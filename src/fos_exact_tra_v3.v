==> flow/design.v <==
module fos_exact_tra_v3(
    input [31:0] x_in,
    input [10:0] a1,
    input [10:0] b1,
    input clk,
    input reset,
    output [31:0] y_out);
    wire [31:0] b1x;
    wire [31:0] a1y;
    wire signed [31:0] sum0_next;
    wire signed [31:0] sum1;
    reg signed [31:0] sum0;
    rad4_reference2 mult(x_in,b1,b1x);
    rad4_reference2 mult2(sum1,a1,a1y);
    assign y_out = sum0 + x_in;
    assign sum1 = y_out;
    assign sum0_next = b1x + a1y;
    always @ (posedge clk)
    if (reset) begin
        sum0 <= 32'b0;
    end else begin
        sum0 <= sum0_next;
    end
endmodule
module fos_exact_v3(
    input [31:0] x_in,
    input [10:0] a1,
    input [10:0] b1,
    input clk,
    input reset,
    output [31:0] y_out);
    wire signed [31:0] Data_feedforward;
    wire signed [31:0] Data_feedback;
    wire signed [31:0] sum0;
    reg signed  [31:0] Samples_in1; 
    reg signed  [31:0] Samples_in2; 
    reg signed  [31:0] Samples_out; 
    assign y_out = Samples_in1 + Data_feedforward - Data_feedback; 
    rad4_reference2 mult(Samples_out,a1,Data_feedback);
    rad4_reference2 mult1(Samples_in2,b1,Data_feedforward);                     
   always @ (posedge clk) 
   if(reset == 1) begin
         Samples_in1 <= 0; 
         Samples_in2 <= 0; 
         Samples_out <= 0; 
      end 
   else begin 
      Samples_in1 <= x_in; 
      Samples_in2 <= Samples_in1; 
      Samples_out <= y_out; 
   end 
endmodule
module rad4_reference2(
    input [31:0] x,
    input [10:0] y,
    output [31:0] p
    );
    wire [5:0] sign_factor;
    wire [32:0] PP_5;
    wire [32:0] PP_4;
    wire [32:0] PP_3;
    wire [32:0] PP_2;
    wire [32:0] PP_1;
    wire [32:0] PP_0;
    wire [2:0] tmp1;
    wire [2:0] tmp0;
    assign tmp1 = {y[10],y[10:9]}; 
    assign tmp0 = {y[1:0],1'b0};
    rad4_BE2 PP5_gen(
        .x1(tmp1),
        .y(x),
        .sign_factor(sign_factor[5]),
        .PP(PP_5)
        );
    rad4_BE2 PP4_gen(
        .x1(y[9:7]),
        .y(x),
        .sign_factor(sign_factor[4]),
        .PP(PP_4)
        );
    rad4_BE2 PP3_gen(
        .x1(y[7:5]),
        .y(x),
        .sign_factor(sign_factor[3]),
        .PP(PP_3)
        );
    rad4_BE2 PP2_gen(
        .x1(y[5:3]),
        .y(x),
        .sign_factor(sign_factor[2]),
        .PP(PP_2)
        );
    rad4_BE2 PP1_gen(
        .x1(y[3:1]),
        .y(x),
        .sign_factor(sign_factor[1]),
        .PP(PP_1)
        );
    rad4_BE2 PP0_gen(
        .x1(tmp0),
        .y(x),
        .sign_factor(sign_factor[0]),
        .PP(PP_0)
        );
    PP_add2 Final(
        .sign_factor(sign_factor),
        .PP_5(PP_5),
        .PP_4(PP_4),
        .PP_3(PP_3),
        .PP_2(PP_2),
        .PP_1(PP_1),
        .PP_0(PP_0),
        .p(p)
        );
endmodule
module rad4_BE2(
    input [2:0] x1,
    input [31:0] y,
    output sign_factor,
    output [32:0] PP
    );
    wire one, two, sign;
    code2 encode2_block(
        .one(one),
        .two(two),
        .sign(sign),
        .y2(x1[2]),
        .y1(x1[1]),
        .y0(x1[0])
        );
    wire [32:0] tmp1_pp; 
    assign tmp1_pp = {y[31],y};  
    wire [33:0] out1;
    assign out1[0] = sign;
    genvar i;
    generate
        for ( i = 0; i < 33; i = i+1 )
            begin : pp_rad4_first 
            product2 pp_pr(tmp1_pp[i],out1[i],one,two,sign,PP[i],out1[i+1]);
            end
    endgenerate
    assign sign_factor = sign;
endmodule
module code2(one,two,sign,y2,y1,y0);  
	input y2,y1,y0;                     
	output one,two,sign;                
	wire [1:0]k;                        
	xor x1(one,y0,y1);                  
	xor x2(k[1],y2,y1);                 
	not n1(k[0],one);                   
	and a1(two,k[0],k[1]);              
	assign sign=y2;                     
endmodule   
module product2(x1,x0,one,two,sign,p,i);
	input x1,x0,sign,one,two;
	output p,i;
	wire [1:0] k;
	xor xo1(i,x1,sign);
	and a1(k[1],i,one);
	and a0(k[0],x0,two);
	or o1(p,k[1],k[0]);
endmodule
module PP_add2(
    input [5:0] sign_factor,
    input [32:0] PP_5,
    input [32:0] PP_4,
    input [32:0] PP_3,
    input [32:0] PP_2,
    input [32:0] PP_1,
    input [32:0] PP_0,
    output [31:0] p
    );
    wire [5:0] E_MSB;
    assign E_MSB[0] = ~ PP_0[32];
    assign E_MSB[1] = ~ PP_1[32];
    assign E_MSB[2] = ~ PP_2[32];
    assign E_MSB[3] = ~ PP_3[32];
    assign E_MSB[4] = ~ PP_4[32];
    assign E_MSB[5] = ~ PP_5[32];
    wire [33:0] sum00_FA;
    wire [33:0] carry00_FA;
    wire [33:0] tmp001_FA;
    wire [33:0] tmp002_FA;
    wire [33:0] tmp003_FA;
    assign tmp001_FA = {E_MSB[0],{3{PP_0[32]}},PP_0[32:4],PP_0[2]};
    assign tmp002_FA = {E_MSB[1],PP_1[32],PP_1[32:2],PP_1[0]};
    assign tmp003_FA = {PP_2,sign_factor[1]};
    genvar i001;
    generate
        for (i001 = 0; i001 < 34; i001 = i001 + 1)
            begin : pp_FAd200
            FAd2 pp_FAd2(tmp001_FA[i001],tmp002_FA[i001], tmp003_FA[i001], carry00_FA[i001],sum00_FA[i001]);
            end
    endgenerate
    wire [1:0] sum00_HA;
    wire [1:0] carry00_HA;
    wire [1:0] tmp001_HA;
    wire [1:0] tmp002_HA;
    assign tmp001_HA = {1'b1,PP_0[3]};
    assign tmp002_HA = {PP_2[32],PP_1[1]};
    genvar i002;
    generate
        for (i002 = 0; i002 < 2; i002 = i002 + 1)
            begin : pp_HAd200
            HAd2 pp_HAd2(tmp001_HA[i002],tmp002_HA[i002],carry00_HA[i002],sum00_HA[i002]);
            end
    endgenerate
    wire [32:0] sum01_FA;
    wire [32:0] carry01_FA;
    wire [32:0] tmp011_FA;
    wire [32:0] tmp012_FA;
    wire [32:0] tmp013_FA;
    assign tmp011_FA = {1'b1,E_MSB[3],PP_3[32],PP_3[32:4],PP_3[2]};
    assign tmp012_FA = {PP_4[32],PP_4[32:2],PP_4[0]};
    assign tmp013_FA = {PP_5[31:0],sign_factor[4]};
    genvar i011;
    generate
        for (i011 = 0; i011 < 33; i011 = i011 + 1)
            begin : pp_FAd201
            FAd2 pp_FAd2(tmp011_FA[i011],tmp012_FA[i011], tmp013_FA[i011], carry01_FA[i011],sum01_FA[i011]);
            end
    endgenerate
    wire [1:0] sum01_HA;
    wire [1:0] carry01_HA;
    wire [1:0] tmp011_HA;
    wire [1:0] tmp012_HA;
    assign tmp011_HA = {E_MSB[4],PP_3[3]};
    assign tmp012_HA = {PP_5[32],PP_4[1]};
    genvar i012;
    generate
        for (i012 = 0; i012 < 2; i012 = i012 + 1)
            begin : pp_HAd201
            HAd2 pp_HAd2(tmp011_HA[i012],tmp012_HA[i012],carry01_HA[i012],sum01_HA[i012]);
            end
    endgenerate
    wire [33:0] sum10_FA;
    wire [33:0] carry10_FA;
    wire [33:0] tmp101_FA;
    wire [33:0] tmp102_FA;
    wire [33:0] tmp103_FA;
    assign tmp101_FA = {E_MSB[2],sum00_HA[1],sum00_FA[33:3],sum00_FA[1]};
    assign tmp102_FA = {carry00_HA[1],carry00_FA[33:2],carry00_HA[0]};
    assign tmp103_FA = {sum01_FA[29:1],sum01_HA[0],sum01_FA[0],PP_3[1:0],sign_factor[2]};
    genvar i010;
    generate
        for (i010 = 0; i010 < 34; i010 = i010 + 1)
            begin : pp_FAd210
            FAd2 pp_FAd2(tmp101_FA[i010],tmp102_FA[i010], tmp103_FA[i010], carry10_FA[i010],sum10_FA[i010]);
            end
    endgenerate
    wire [1:0] sum10_HA;
    wire [1:0] carry10_HA;
    wire [1:0] tmp101_HA;
    wire [1:0] tmp102_HA;
    assign tmp101_HA = {1'b1,sum00_FA[2]};
    assign tmp102_HA = {sum01_FA[30],carry00_FA[1]};
    genvar i013;
    generate
        for (i013 = 0; i013 < 2; i013 = i013 + 1)
            begin : pp_HAd211
            HAd2 pp_HAd2(tmp101_HA[i013],tmp102_HA[i013],carry10_HA[i013],sum10_HA[i013]);
            end
    endgenerate
    wire [32:0] sum20_FA;
    wire [32:0] carry20_FA;
    wire [32:0] tmp201_FA;
    wire [32:0] tmp202_FA;
    wire [32:0] tmp203_FA;
    assign tmp201_FA = {carry10_HA[1],sum10_HA[1],sum10_FA[33:4],sum10_FA[1]};
    assign tmp202_FA = {sum01_FA[31],carry10_FA[33:3],carry10_HA[0]};
    assign tmp203_FA = {carry01_FA[30:1],carry01_HA[0],carry01_FA[0],sign_factor[3]};
    genvar i020;
    generate
        for (i020 = 0; i020 < 33; i020 = i020 + 1)
            begin : pp_FAd220
            FAd2 pp_FAd2(tmp201_FA[i020],tmp202_FA[i020], tmp203_FA[i020], carry20_FA[i020],sum20_FA[i020]);
            end
    endgenerate
    wire [3:0] sum20_HA;
    wire [3:0] carry20_HA;
    wire [3:0] tmp201_HA;
    wire [3:0] tmp202_HA;
    assign tmp201_HA = {sum01_HA[1],sum01_FA[32],sum10_FA[3:2]};
    assign tmp202_HA = {carry01_FA[32:31],carry10_FA[2:1]};
    genvar i021;
    generate
        for (i021 = 0; i021 < 4; i021 = i021 + 1)
            begin : pp_HAd221
            HAd2 pp_HAd2(tmp201_HA[i021],tmp202_HA[i021],carry20_HA[i021],sum20_HA[i021]);
            end
    endgenerate
    wire  sum30_FA;
    wire  carry30_FA;
    FAd2 pp_FAd2(sum20_FA[2],carry20_FA[1], sign_factor[5], carry30_FA,sum30_FA);
    wire [32:0] sum30_HA;
    wire [32:0] carry30_HA;
    wire [32:0] tmp301_HA;
    wire [32:0] tmp302_HA;
    assign tmp301_HA = {carry01_HA[1],sum20_HA[3:2],sum20_FA[32:3]};
    assign tmp302_HA = {carry20_HA[3:2],carry20_FA[32:2]};
    genvar i031;
    generate
        for (i031 = 0; i031 < 33; i031 = i031 + 1)
            begin : pp_HAd231
            HAd2 pp_HAd2(tmp301_HA[i031],tmp302_HA[i031],carry30_HA[i031],sum30_HA[i031]);
            end
    endgenerate
    wire [44:0] tmp_sum;
    wire [44:0] tmp_add1;
    wire [44:0] tmp_add2;
    assign tmp_add1 = {1'b0,sum30_HA,sum30_FA,sum20_FA[1],sum20_HA[1:0],sum20_FA[0],sum10_HA[0],sum10_FA[0],sum00_HA[0],sum00_FA[0],PP_0[1:0]};
    assign tmp_add2 = {carry30_HA,carry30_FA,1'b0,carry20_HA[1:0],carry20_FA[0],1'b0,carry10_FA[0],1'b0,carry00_FA[0],2'b0,sign_factor[0]}; 
    assign tmp_sum = tmp_add1 + tmp_add2;
    assign p = tmp_sum[41:10];
endmodule
module FAd2(a,b,c,cy,sm);
	input a,b,c;
	output cy,sm;
	wire x,y,z;
	xor x1(x,a,b);
	xor x2(sm,x,c);
	and a1(y,a,b);
	and a2(z,x,c);
	or o1(cy,y,z);
endmodule 
module HAd2(a,b,cy,sm);
	input a,b;
	output cy,sm;
	xor x1(sm,a,b);
	and a1(cy,a,b);
endmodule 
-- Reports on fos_exact_tra_v3
The steps from the RTL of fos_exact_tra_v3 to its reports follow in flow order.
Lines are those of the file above, counted from 1.
Cell names lack the library's common part.
A cell with n/a has no value.
- design top: fos_exact_tra_v3
- clock port: clk
- standard-cell library: sky130hd
- library corner: tt_025C_1v80

-- Word level
Source: Yosys, flattened and elaborated, memories not mapped. Widths are those after wreduce; folded enables and synchronous resets count as part of the registers. Registers that Yosys merges into a memory's read port (data or address) are not register bits. Print and check cells do not count. Equal cells are merged and count once.
- bits in registers at 32
- bits of input ports at 56
- output and inout port bits at 32
- add/subtract/negate cells: 4
- bitwise logic cells at 2958
- operator list (kind ; count):
    AND 1 bit ; 1326
    XOR 1 bit ; 1014
    OR 1 bit ; 596
    adder 42 bit ; 2
    adder 32 bit ; 2
    NOT 1 bit ; 22

-- Longest topological paths
Longest topological path by Yosys (ltp), each cell counted once; first at word level (registers and memories cut), then after technology mapping (sequential cells cut; the memories' decode and read muxes count).
- noted word-level depth: 19
- noted ABC_AREA: 0
- depth in mapped cells: 45

-- Synthesis result
The flow's flattened synthesis, as Yosys stat reports it; memories are mapped. The netlist is that of the ABC_AREA named above (0 if unset); the other value can give another one.
- cells in the netlist: 2937
- chip area (Yosys) at 22780.6 um2
- area of sequential cells at 640.6 um2
- flip-flops at 32
- noted buffer cells: 285
- cell types (cell ; count):
    fa_1 ; 266
    ha_1 ; 206
    xnor2_1 ; 262
    nor2_1 ; 294
    inv_1 ; 273
    xor2_1 ; 105
    a21oi_1 ; 167
    o21ai_0 ; 162
    clkbuf_1 ; 212
    nand2_1 ; 192
    mux2i_1 ; 70
    dfxtp_1 ; 32
    a211oi_1 ; 74
    a22oi_1 ; 69
    o221ai_1 ; 55
    a21o_1 ; 59
    a221oi_1 ; 50
    buf_4 ; 32
Not listed: further types 64, cells in them 357.
The figures by module come from a second, unflattened synthesis with its own total; it is not the netlist above.
- cells (unflattened synthesis): 2306
- area total of the unflattened synthesis at 21849.7 um2
Each row is one instance without its submodules.
- by module (module ; instances ; cells ; area (um2) ; sequential area (um2)):
    (name not given) ; 396 ; 2 ; 17.5 ; 0.0
    FAd2 ; 270 ; 1 ; 20.0 ; 0.0
    PP_add2 ; 2 ; 327 ; 2199.6 ; 0.0
    fos_exact_tra_v3 ; 1 ; 450 ; 3734.8 ; 640.6
    HAd2 ; 78 ; 1 ; 12.5 ; 0.0
    code2 ; 12 ; 5 ; 32.5 ; 0.0
    rad4_reference2 ; 2 ; 1 ; 3.8 ; 0.0
    rad4_BE2 ; 12 ; 0 ; 0.0 ; 0.0

-- Worst setup path after synthesis
Source: OpenSTA report_checks on the synthesized netlist (no wires, ideal clock, input and output delay 20% of the period each), path of least setup slack; recovery checks are left aside. Register names are those of the netlist, which keeps one name where synthesis merged equal registers.
- path kind: input to register
- start: in x_in[1]
- end: reg sum0[31]
- noted clock period: 12.6 ns
- noted external input delay: 2.520 ns
- library setup time: 0.123 ns
- noted time at the first pin: 2.520 ns
- arrival: 11.448 ns
- data required time: 12.477 ns
- noted setup slack: 1.028 ns
- path delay at 9.051 ns
- noted driving pins on the path: 44
- buffers on the path at 2
- synthesis period reached at 11.572 ns
"path delay" = arrival - input delay + setup time.
"driving pins on the path" counts driving pins, that of a launching flip-flop among them; a cell with two outputs on the path counts twice.
"synthesis period reached" = period - worst setup slack (recovery checks aside). The figure is calculated, with input and output delays left at 20% of the set period.
- path through: clkbuf_1 -> inv_1 -> fa_1 -> nor2b_1 -> o21ai_1 -> a21boi_0 -> o31ai_1 -> o221ai_2 -> a21oi_1 -> nor2_1 -> nor2_1 -> xnor2_1 -> clkbuf_1 -> nand2_1 -> a21oi_1 -> fa_1 -> fa_1 -> inv_1 -> (+8 left out) -> o21ai_0 -> o211ai_1 -> nand2_1 -> o21a_1 -> o21a_1 -> nor2_1 -> ha_1 -> a21o_1 -> a21o_1 -> a21oi_1 -> o21ai_0 -> a21oi_1 -> nand4_1 -> o211a_1 -> xnor2_1 -> xnor2_2 -> xnor2_1 -> mux2_1
- RTL lines, path post-synthesis (item ; line ; RTL):
    start: declaration ; 2 ; input [31:0] x_in,
    end: assignment ; 20 ; sum0 <= 32'b0;
    end: assignment ; 22 ; sum0 <= sum0_next;
    end: declaration ; 12 ; reg signed [31:0] sum0;
No chain of elaborated cells between the ends is given.
Nets of the timed path that keep an RTL name, with a line that drives or declares them; the list need not be complete.
- nets with RTL names, path post-synthesis (net ; line ; RTL):
    mult2.PP0_gen.pp_rad4_first[16].pp_pr.x1 ; 15 ; assign y_out = sum0 + x_in;

-- Worst path after layout
Path of least setup slack in the final report of run 1 (OpenROAD, finished layout, wires in). Where an end is a register, its clock arrival counts in the times.
- path kind: input to register
- start: in x_in[17]
- end: reg sum0[31]
- noted clock period: 10.5 ns
- noted external input delay: 2.10 ns
- library setup time: 0.11 ns
- noted time at the first pin: 2.10 ns
- arrival: 11.34 ns
- data required time: 10.68 ns
- noted setup slack: -0.66 ns
- noted driving pins on the path: 39
- buffers on the path at 3
Between the ends stands the longest chain of elaborated cells between them, by number of cells; it is not shown to be the way that was timed. Of several equally long chains one is given.
Each line given opens the expression or statement behind the cell; cells for indexed reads and writes are added by Yosys, which also makes memories of some case tables.
- path through: clkdlybuf4s50_1 -> ha_1 -> a21o_1 -> a21oi_1 -> o21ai_0 -> buf_4 -> nor3_1 -> a21o_1 -> o21ai_0 -> a21oi_1 -> xnor2_2 -> buf_4 -> xnor2_1 -> o22ai_1 -> a21oi_1 -> fa_1 -> fa_1 -> inv_1 -> (+3 left out) -> or2_2 -> o211ai_1 -> nand2_1 -> o21a_1 -> o21a_1 -> nor2_1 -> ha_1 -> a21o_1 -> a21o_1 -> a21oi_2 -> o21ai_2 -> a21oi_2 -> nand4_1 -> o211a_1 -> xnor2_2 -> xnor2_2 -> xnor2_1 -> mux2_1
- noted cells in the longest elaborated chain: 17
- RTL lines, path after layout (item ; line ; RTL):
    start: declaration ; 2 ; input [31:0] x_in,
    adder 32 bit ; 15 ; assign y_out = sum0 + x_in;
    XOR 1 bit ; 158 ; xor xo1(i,x1,sign);
    AND 1 bit ; 159 ; and a1(k[1],i,one);
    OR 1 bit ; 161 ; or o1(p,k[1],k[0]);
    NOT 1 bit ; 174 ; assign E_MSB[0] = ~ PP_0[32];
    XOR 1 bit ; 320 ; xor x1(x,a,b);
    AND 1 bit ; 323 ; and a2(z,x,c);
    (+3 left out) ; n/a ;
    OR 1 bit ; 324 ; or o1(cy,y,z);
    XOR 1 bit ; 320 ;
    AND 1 bit ; 323 ;
    OR 1 bit ; 324 ;
    XOR 1 bit ; 329 ; xor x1(sm,a,b);
    adder 42 bit ; 313 ; assign tmp_sum = tmp_add1 + tmp_add2;
    adder 32 bit ; 17 ; assign sum0_next = b1x + a1y;
    end: assignment ; 20 ; sum0 <= 32'b0;
    end: assignment ; 22 ; sum0 <= sum0_next;
    end: declaration ; 12 ; reg signed [31:0] sum0;

Hand-over note for fos_exact_tra_v3

Measured results for fos_exact_tra_v3: 2 stored runs of the Yosys and OpenROAD flow on sky130hd. The settings differ; the order carries no meaning. The constraints put input and output delay at 20% of the set period each and load the outputs with 0.01 pF.
"achieved period": clock period set for the run, less the worst setup slack. It is reckoned from that one timing run; input and output delays stay at 20% of the period that was set.
"worst path time" means the part of the period allowed to the worst setup path (the constraints hold back 20% at inputs and 20% at outputs) less its slack; where the path has registers, the arrival times of their clocks count too.

Run 1

==> flow/run.sh <==
#!/bin/bash
# the make line also repeats the synthesis and layout settings of config.mk as NAME=value (left out here)
make -C /OpenROAD-flow-scripts/flow DESIGN_CONFIG=/design/flow/config.mk WORK_HOME=/design/flow/orfs CLKGATE_MAP_FILE= finish
==> flow/config.mk <==
export PLATFORM = sky130hd
export DESIGN_NAME = fos_exact_tra_v3
export DESIGN_NICKNAME = fos_exact_tra_v3
export VERILOG_FILES = /design/flow/design.v
export SDC_FILE = /design/flow/constraint.sdc
export NUM_CORES = 4
export LEC_CHECK = 0
export CAP_MARGIN = 25
export CORE_MARGIN = 2
export CORE_UTILIZATION = 31
export GPL_ROUTABILITY_DRIVEN = 0
export GPL_TIMING_DRIVEN = 1
export PLACE_DENSITY = 0.83
export SLEW_MARGIN = 20
==> flow/constraint.sdc <==
create_clock -name core_clock -period 10.5 [get_ports {clk}]
set_input_delay 2.1000 -clock core_clock [delete_from_list [all_inputs] [get_ports {clk}]]
set_output_delay 2.1000 -clock core_clock [all_outputs]
set_load 0.01 [all_outputs]

Measured in run 1:
- Yosys chip area after synthesis: 22780.6 um2
- area of the die: 75669.0 um2
- standard-cell area of the final layout: 29325.6 um2
- post-route utilization at 40.3 %
- setup slack of the worst path: -0.657 ns
- total negative slack: -1.749 ns
- post-route worst hold slack at 1.818 ns
- achieved period: 11.157 ns
- worst path time at 9.06 ns
- worst setup path kind: input to register

Run 2

==> flow/run.sh <==
#!/bin/bash
# the make line also repeats the synthesis and layout settings of config.mk as NAME=value (left out here)
make -C /OpenROAD-flow-scripts/flow DESIGN_CONFIG=/design/flow/config.mk WORK_HOME=/design/flow/orfs CLKGATE_MAP_FILE= finish
==> flow/config.mk <==
export PLATFORM = sky130hd
export DESIGN_NAME = fos_exact_tra_v3
export DESIGN_NICKNAME = fos_exact_tra_v3
export VERILOG_FILES = /design/flow/design.v
export SDC_FILE = /design/flow/constraint.sdc
export NUM_CORES = 4
export LEC_CHECK = 0
export CAP_MARGIN = 20
export CELL_PAD_IN_SITES_DETAIL_PLACEMENT = 0
export CELL_PAD_IN_SITES_GLOBAL_PLACEMENT = 2
export CORE_MARGIN = 2
export CORE_UTILIZATION = 41
export CTS_CLUSTER_DIAMETER = 221
export CTS_CLUSTER_SIZE = 84
export GPL_ROUTABILITY_DRIVEN = 1
export MAX_ROUTING_LAYER = met4
export PLACE_DENSITY_LB_ADDON = 0.04
export SETUP_SLACK_MARGIN = 1.64
export SLEW_MARGIN = 20
export TNS_END_PERCENT = 60
==> flow/constraint.sdc <==
create_clock -name core_clock -period 12.4 [get_ports {clk}]
set_input_delay 2.4800 -clock core_clock [delete_from_list [all_inputs] [get_ports {clk}]]
set_output_delay 2.4800 -clock core_clock [all_outputs]
set_load 0.01 [all_outputs]

Measured in run 2:
- Yosys chip area after synthesis: 22780.6 um2
- area of the die: 57463.3 um2
- standard-cell area of the final layout: 26869.5 um2
- post-route utilization at 48.9 %
- setup slack of the worst path: 1.584 ns
- total negative slack: 0.000 ns
- post-route worst hold slack at 1.239 ns
- achieved period: 10.816 ns
- worst path time at 8.34 ns
- worst setup path kind: input to register

End of note.
